==> flow/design.v <==
module s_axi_read(
    input aclk,aresetn,
    input arvalid,
    input [31:0]araddr,
    input rready,
    output arready,
    output reg [1:0]rresp,
    output reg rvalid,
    output reg [31:0]rdata
);
localparam SLVERR = 2'b10, OKAY = 2'b00;
reg [31:0]latched_addr;
reg [31:0]register_data[0:127];
reg [6:0]read_index;
assign arready = ~rvalid;
always@(*) begin
    read_index = latched_addr[8:2];
    if(latched_addr[31:9] != 0) begin
        rresp = SLVERR;  
        rdata = 32'h0;
    end
    else begin
        rresp = OKAY;
        rdata = register_data[read_index];
    end
end
always@(posedge aclk or negedge aresetn) begin   
    if(!aresetn) begin 
        rvalid <= 0;
        latched_addr <= 32'h0;
    end
    else begin
        if(rready && rvalid)
            rvalid <= 0;
        else if(arready && arvalid) begin
            latched_addr <= araddr;
            rvalid <= 1;
        end
    end
end
endmodule
### From RTL to reports: s_axi_read

The steps from the RTL of s_axi_read to its reports follow in flow order.
Line numbers count from 1 in the design file above.
Not given: -

| inputs | value |
|---|---|
| top | s_axi_read |
| clock port | aclk |
| standard-cell library | sky130hd |
| library corner | tt_025C_1v80 |

### Word-level counts

Yosys after proc, flatten, opt, wreduce and memory -nomap, before mapping. Memory bits, and registers merged into a memory's read port (data or address), are not among the register bits. Print and check cells are not counted. Equal cells are merged and count once.

| storage and ports | value |
|---|---|
| register bits after elaboration | 33 |
| bits of input ports | 36 |
| output and inout port bits | 36 |

| operators by class | value |
|---|---|
| mux-type cells | 4 |
| bitwise gates (word level) | 2 |
| reduce/logical cells | 5 |

Operators by type and width:

| cell | number |
|---|---|
| 32-bit two-way mux | 1 |
| 23-bit nonzero test | 1 |
| 1-bit logical AND | 2 |
| 1-bit NOT | 2 |
| 2-bit AND reduction | 1 |
| 2-bit nonzero test | 1 |
| 2-bit two-way mux | 1 |
| 1-bit two-way mux | 2 |

### Longest topological paths

Depth = most cells in a row (Yosys ltp): at word level without a register or memory, in the mapped netlist without a sequential cell, where the memories' decode and read muxes count.

| depth | value |
|---|---|
| depth in word-level cells | 4 |
| ABC_AREA | 0 |
| depth in mapped cells | 4 |
| mapped depth without buffers | 3 |

### After synthesis

The flow's flattened synthesis, as Yosys stat reports it; memories are mapped. The netlist is that of the ABC_AREA named above (0 if unset); the other value can give another one.
Totals and module areas in this step are rounded.

| mapped netlist | value |
|---|---|
| standard cells after synthesis | 95 |
| cell area after synthesis | 1280 µm² |
| area of sequential cells | 601 µm² |
| flip-flops | 24 |
| buffer cells | 36 |

Cell types:

| cell | number |
|---|---|
| sky130_fd_sc_hd__dfrtp_1 | 24 |
| sky130_fd_sc_hd__mux2_4 | 19 |
| sky130_fd_sc_hd__buf_4 | 33 |
| sky130_fd_sc_hd__mux2_2 | 4 |
| sky130_fd_sc_hd__buf_6 | 3 |
| sky130_fd_sc_hd__nor4_1 | 5 |
| sky130_fd_sc_hd__and4_1 | 1 |
| sky130_fd_sc_hd__o21bai_1 | 1 |
| sky130_fd_sc_hd__nor2b_1 | 1 |
| sky130_fd_sc_hd__nand3_1 | 1 |
| sky130_fd_sc_hd__nor3_1 | 1 |
| sky130_fd_sc_hd__conb_1 | 1 |
| sky130_fd_sc_hd__inv_1 | 1 |

### Timing after synthesis

Source: OpenSTA report_checks on the synthesized netlist (no wires, ideal clock, input and output delay 20% of the period each), path of least setup slack; recovery checks are left aside. Register names are those of the netlist, which keeps one name where synthesis merged equal registers.

| path after synthesis | value |
|---|---|
| kind | flip-flop to flip-flop |
| from | register rvalid |
| to | register latched_addr[18] |
| period | 1.17 ns |
| data arrival time | 1.134 ns |
| path slack | -0.089 ns |
| delay of the path | 1.259 ns |
| driving pins on the path | 5 |
| path buffers | 2 |
| period reached after synthesis | 1.259 ns |

"delay of the path" = arrival - input delay + setup time.
"driving pins on the path": output pins that drive a net of the path, with the launching flip-flop's if there is one; two outputs of one cell count as two.
"period reached after synthesis" = period - worst setup slack (recovery checks aside). The figure is calculated, with input and output delays left at 20% of the set period.
The rows between start and end are the longest chain of elaborated cells between them; the timing report does not say that the signal goes this way. Where chains are equally long, one stands for them.
Each line given opens the expression or statement behind the cell; cells for indexed reads and writes are added by Yosys, which also makes memories of some case tables.
A register here has more assigning lines than the two given.

| between the ends, after synthesis | value |
|---|---|
| path through | sky130_fd_sc_hd__dfrtp_1 > sky130_fd_sc_hd__nor2b_1 > sky130_fd_sc_hd__buf_6 > sky130_fd_sc_hd__buf_6 > sky130_fd_sc_hd__mux2_4 |
| length of the longest elaborated chain | 3 |

RTL lines, path after synthesis:

| what | RTL line | text |
|---|---|---|
| start: declaration | 8 | `output reg rvalid,` |
| start: assignment | 29 | `rvalid <= 0;` |
| start: assignment | 34 | `rvalid <= 0;` |
| 1-bit logical AND | 33 | `if(rready && rvalid)` |
| 1-bit NOT | - |  |
| 2-bit AND reduction | - |  |
| end: assignment | 30 | `latched_addr <= 32'h0;` |
| end: assignment | 36 | `latched_addr <= araddr;` |
| end: declaration | 12 | `reg [31:0]latched_addr;` |

### Timing after layout

Path of least setup slack in the final report of entry A (OpenROAD, finished layout, wires in). Where an end is a register, its clock arrival counts in the times.

| path post-layout | value |
|---|---|
| kind | flip-flop to output port |
| from | register latched_addr[25] |
| to | output rresp[1] |
| period | 1.78 ns |
| data arrival time | 1.46 ns |
| path slack | -0.04 ns |
| driving pins on the path | 5 |
| path buffers | 1 |

The rows between start and end are the longest chain of elaborated cells between them; the timing report does not say that the signal goes this way. Where chains are equally long, one stands for them.

| between the ends, post-layout | value |
|---|---|
| path through | sky130_fd_sc_hd__dfrtp_1 > sky130_fd_sc_hd__nor4_2 > sky130_fd_sc_hd__and4_1 > sky130_fd_sc_hd__nand3_2 > sky130_fd_sc_hd__buf_6 |
| length of the longest elaborated chain | 2 |

RTL lines, path post-layout:

| what | RTL line | text |
|---|---|---|
| start: declaration | 12 | `reg [31:0]latched_addr;` |
| start: assignment | 30 | `latched_addr <= 32'h0;` |
| start: assignment | 36 | `latched_addr <= araddr;` |
| 23-bit nonzero test | 18 | `if(latched_addr[31:9] != 0) begin` |
| 2-bit two-way mux | 18 |  |
| end: declaration | 7 | `output reg [1:0]rresp,` |

==> results <==
Measured results for s_axi_read: 2 stored runs of the Yosys and OpenROAD flow on sky130hd. The settings differ; the order carries no meaning. The constraints put input and output delay at 20% of the set period each and load the outputs with 0.01 pF.
"period achieved" is the run's clock period less its worst setup slack. It is reckoned from that one timing run; input and output delays stay at 20% of the period that was set.
"time on the worst setup path" = time allowed to the worst setup path (clock period - input delay - output delay, where it has them) - its slack; a late launch clock adds to it, a late capture clock takes from it.
"total power after layout" rests on the timing tool's default activity at the inputs, not on a simulated workload.
The results are shown rounded.
Among the settings, . means not set for that run.

| run | period_ns | CORE_UTILIZATION | PLACE_DENSITY_LB_ADDON | CORE_ASPECT_RATIO | CORE_MARGIN | CELL_PAD_IN_SITES_GLOBAL_PLACEMENT | CELL_PAD_IN_SITES_DETAIL_PLACEMENT | GPL_ROUTABILITY_DRIVEN | CTS_CLUSTER_DIAMETER | CAP_MARGIN | SLEW_MARGIN | SETUP_SLACK_MARGIN | PLACE_DENSITY | CTS_CLUSTER_SIZE | MAX_ROUTING_LAYER | overall die area (µm²) | area of the standard cells in the finished layout (µm²) | period achieved (ns) | total power after layout (µW) | time on the worst setup path (ns) | type of the worst setup path | final setup TNS (ns) | mapped cell area after synthesis (µm²) | final design utilization | smallest setup slack (ns) |
|---|---|---|---|---|---|---|---|---|---|---|---|---|---|---|---|---|---|---|---|---|---|---|---|---|---|
| entry A | 1.78 | 19 | 0.07 | 0.53 | 4 | 3 | 0 | 0 | 386 | 20 | 20 | . | . | . | . | 8200 | 1770 | 1.816 | 1720 | 1.46 | flip-flop to output port | -0.036 | 1280 | 0.275 | -0.036 |
| entry B | 1.18 | 16 | . | 0.83 | 2 | . | . | . | . | 20 | 20 | 0.12 | 0.59 | 54 | met4 | 8760 | 1950 | 1.616 | 2480 | 1.38 | flip-flop to output port | -4.10 | 1280 | 0.252 | -0.436 |
