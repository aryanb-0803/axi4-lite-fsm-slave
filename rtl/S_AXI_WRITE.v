==> flow/design.v <==
module S_AXI_WRITE(
    input aclk,aresetn,
    input awvalid,
    input [31:0]awaddr,
    input wvalid,
    input [31:0] wdata,
    input bready,
    output reg bvalid,
    output reg awready,
    output reg wready,
    output reg [1:0]bresp
);
reg [1:0] state,next_state;
reg [31:0]register_write[0:127];
reg [31:0]latched_addr,latched_data;
reg [6:0]write_index;
localparam idle = 2'b00, got_aw = 2'b01, got_w = 2'b10, resp = 2'b11;
localparam OKAY = 2'b00, SLVERR = 2'b10;
always@(*) begin
    write_index = latched_addr[8:2];
    if(latched_addr[31:9] != 0)
        bresp = SLVERR;
    else
        bresp = OKAY;
end
always@(*) begin
    next_state = state;
    case(state)
        idle : begin
            if((awvalid&&awready)&&(wvalid&&wready))
                next_state = resp;
            else if(awvalid&&awready)
                next_state = got_aw;
            else if(wvalid&&wready)
                next_state = got_w;
        end
        got_aw : begin
            if(wvalid&&wready) 
                next_state = resp;
        end
        got_w : begin
            if(awvalid&&awready)
                next_state = resp;
        end
        resp : begin
            if(bvalid&&bready) 
                next_state = idle;
        end
    endcase
end
always@(posedge aclk or negedge aresetn) begin
    if(!aresetn) begin
        state <= idle;
        awready <= 1;
        wready <= 1;
        bvalid <= 0;
        latched_addr <= 0;
        latched_data <= 0;
    end
    else begin
        state <= next_state;
        case(state)
            idle : begin                                
                if((awvalid&&awready)&&(wvalid&&wready)) begin
                    bvalid <= 1;
                    latched_addr <= awaddr;
                    latched_data <= wdata;
                    awready <= 0;
                    wready <= 0;
                end
                else if(awvalid&&awready) begin
                    latched_addr <= awaddr;
                    awready <= 0;
                end
                else if(wvalid&&wready) begin
                    latched_data <= wdata;
                    wready <= 0;
                end
            end
            got_aw : begin
                if(wvalid&&wready) begin
                    wready <= 0;
                    bvalid <= 1;
                    latched_data <= wdata;
                    awready <= 0;
                end
                else begin
                    awready <= 0;
                    wready <= 1;
                end
            end
            got_w : begin
                if(awvalid&&awready) begin
                    wready <= 0;
                    bvalid <= 1;
                    latched_addr <= awaddr;
                    awready <= 0;
                end
                else begin
                    awready <= 1;
                    wready <= 0;
                end
            end
            resp : begin
                if(bvalid&&bready) begin
                    if(latched_addr[31:9] == 0)
                        register_write[write_index] <= latched_data;
                    bvalid <= 0;
                    wready <= 1;
                    awready <= 1;
                end
                else
                    bvalid <= 1;
            end
        endcase
    end
end
endmodule
=== Reports on S_AXI_WRITE ===
What the tools print for S_AXI_WRITE, step after step.
Lines are those of the file above, counted from 1.
Cell names lack the library's common part.
The mark n/a stands for no value.

* Top: S_AXI_WRITE
* Clock port: aclk
* Standard-cell library: sky130hd
* Timing corner: tt_025C_1v80

=== Word level ===
Counts by Yosys on the flattened word-level netlist (proc, flatten, opt, wreduce). Print and check cells are left out. Cells with the same type and inputs are merged into one.

* Input bits: 69
* Flip-flop bits (word level): 37
* Elaborated cells: 54
* Output and inout bits: 5

* Eq/ne operators: 11
* Reductions and logical operators: 12
* Mux-type cells: 26

{| class="wikitable"
|+ Operator list
! operator !! count
|-
| parallel mux 32 bit (select 2 bit) || 1
|-
| 2-to-1 mux 32 bit || 2
|-
| nonzero test 23 bit || 1
|-
| 2-to-1 mux 2 bit || 7
|-
| AND reduction 4 bit || 3
|-
| 2-to-1 mux 1 bit || 12
|-
| parallel mux 1 bit (select 4 bit) || 3
|-
| != test 3 bit with constant B || 3
|-
| != test 2 bit with constant B || 4
|-
| parallel mux 2 bit (select 4 bit) || 1
|-
| logical AND 1 bit || 4
|-
| == test 2 bit with constant B || 2
|-
| != test 4 bit with constant B || 1
|-
| nonzero test 4 bit || 1
|-
| AND reduction 3 bit || 1
|-
| == test 2 x 1 -> 1 bit with constant B || 1
|-
| zero test 2 bit || 1
|-
| nonzero test 2 bit || 1
|}

=== Longest topological paths ===
Depth = most cells in a row (Yosys ltp): at word level without a register or memory, in the mapped netlist without a sequential cell, where the memories' decode and read muxes count.

* Depth in word-level cells: 5
* ABC_AREA: 0
* Mapped depth: 4
* Depth with buffers taken out: 3

=== Mapped cells and area ===
Source: synth_stat.txt of the flow (Yosys; design flattened, memories mapped). It holds for the ABC_AREA given above (unset counts as 0); a run with the other value may have another netlist.
The area totals of this step are shown rounded.

* Sequential part of the area: 754 um^2
* Chip area (Yosys): 1270 um^2
* Mapped flip-flops: 30
* Cell count: 92

{| class="wikitable"
|+ Cells by type
! cell !! count !! area in all (um^2)
|-
| dfrtp_1 || 27 || 675.648
|-
| mux2_1 || 24 || 270.259
|-
| dfstp_2 || 3 || 78.826
|-
| nor4_1 || 5 || 31.28
|-
| buf_4 || 3 || 22.522
|-
| o22a_1 || 2 || 17.517
|-
| a21oi_1 || 3 || 15.014
|-
| nor2_1 || 4 || 15.014
|-
| nor3_1 || 3 || 15.014
|-
| o221ai_2 || 1 || 15.014
|-
| and2_1 || 2 || 12.512
|-
| o211ai_2 || 1 || 12.512
|-
| buf_6 || 1 || 11.261
|-
| or4_4 || 1 || 11.261
|-
| nand3_1 || 2 || 10.01
|-
| o21ai_0 || 2 || 10.01
|-
| and4_1 || 1 || 8.758
|-
| a21boi_0 || 1 || 7.507
|}

Not listed: further types 6, cells in them 6.

=== Worst setup path after synthesis ===
OpenSTA on the mapped netlist: ideal clock, no wires. The path of least setup slack (recovery checks aside). Input and output delay are each 20% of the period. Register names are those of the netlist, which keeps one name where synthesis merged equal registers.

* Path type: register -> output
* Start point: register (name not given)
* End point: output port bresp[1]
* Slack: 1.619 ns
* Buffers on the path: 0
* Path delay: 0.885 ns
* Period: 3.13 ns
* Data required time: 2.504 ns
* Arrival time: 0.885 ns
* Stages: 4
* Period reached after synthesis: 1.511 ns

"path delay" is the arrival time less input delay plus setup time.
A path that ends at an output port has no setup time.
"stages": output pins that drive a net of the path, with the launching flip-flop's if there is one; two outputs of one cell count as two.
"period reached after synthesis" is the clock period less the worst setup slack; recovery checks do not enter. This is arithmetic on one report: input and output delays are still those of the set period (20% each).

* Cell sequence: dfrtp_1 nor4_1 and4_1 nand3_1

{| class="wikitable"
|+ Ends and longest elaborated chain, post-synthesis
! element !! RTL line !! source
|-
| end, declared || 11 || <nowiki>output reg [1:0]bresp</nowiki>
|}

No chain of elaborated cells between the ends is given.

=== Worst path after layout ===
Path of least setup slack in the final report of stored run 1 (OpenROAD, finished layout, wires in). Where an end is a register, its clock arrival counts in the times.

* Path type: register -> output
* Start point: register (name not given)
* End point: output port bresp[1]
* Data required time: 0.87 ns
* Slack: -0.61 ns
* Stages: 5
* Period: 1.09 ns
* Arrival time: 1.48 ns
* Buffers on the path: 1

* Cell sequence: dfrtp_1 nor4_2 and4_1 nand3_2 buf_6

{| class="wikitable"
|+ Ends and longest elaborated chain, post-layout
! element !! RTL line !! source
|-
| end, declared || 11 || <nowiki>output reg [1:0]bresp</nowiki>
|}

No chain of elaborated cells between the ends is given.

Add stored flow runs of S_AXI_WRITE

Below are 2 stored runs of the flow (Yosys, OpenROAD; platform sky130hd) on S_AXI_WRITE, each with its settings and what was measured, unordered. Constraints: input delay and output delay 20% of the set period each, output load 0.01 pF.
By "achieved clock period" is meant the clock period of the run minus its worst setup slack. This is arithmetic on one report: input and output delays are still those of the set period (20% each).
By "critical path time" is meant the share of the clock period that the worst setup path is allowed (20% is reserved at inputs, 20% at outputs), minus its slack. Clock arrival times at its registers enter into it.
By "total power of the final layout" is meant OpenSTA's value without simulated activity: inputs other than the clock are taken to toggle once in ten clock periods, and the tool carries that through the logic.
The results are shown rounded.

=== Stored run 1 ===
{| class="wikitable"
! Setting !! Value
|-
| period_ns || 1.09
|-
| CAP_MARGIN || 20
|-
| CORE_MARGIN || 2
|-
| CORE_UTILIZATION || 40
|-
| SLEW_MARGIN || 20
|-
! Result !! Value
|-
| Netlist area reported by Yosys || 1270 um^2
|-
| Die outline area || 3640 um^2
|-
| Standard-cell area after layout || 2120 um^2
|-
| Utilization after routing || 70.2 %
|-
| Worst slack on setup checks || -0.610 ns
|-
| Post-route setup TNS || -9.27 ns
|-
| Total power of the final layout || 5630 uW
|-
| Achieved clock period || 1.700 ns
|-
| Critical path time || 1.48 ns
|-
| Kind of the worst setup path || register -> output
|}

=== Stored run 2 ===
{| class="wikitable"
! Setting !! Value
|-
| period_ns || 1.58
|-
| CORE_UTILIZATION || 33
|-
| PLACE_DENSITY || 0.76
|-
| HOLD_SLACK_MARGIN || 0.09
|-
| CORE_ASPECT_RATIO || 0.97
|-
| CELL_PAD_IN_SITES_GLOBAL_PLACEMENT || 2
|-
| GPL_TIMING_DRIVEN || 0
|-
| CTS_CLUSTER_DIAMETER || 249
|-
| SLEW_MARGIN || 20
|-
| CAP_MARGIN || 20
|-
| CORE_MARGIN || 2
|-
! Result !! Value
|-
| Netlist area reported by Yosys || 1270 um^2
|-
| Die outline area || 4360 um^2
|-
| Standard-cell area after layout || 1760 um^2
|-
| Utilization after routing || 47.0 %
|-
| Worst slack on setup checks || -0.148 ns
|-
| Post-route setup TNS || -0.148 ns
|-
| Total power of the final layout || 3050 uW
|-
| Achieved clock period || 1.728 ns
|-
| Critical path time || 1.41 ns
|-
| Kind of the worst setup path || register -> output
|}
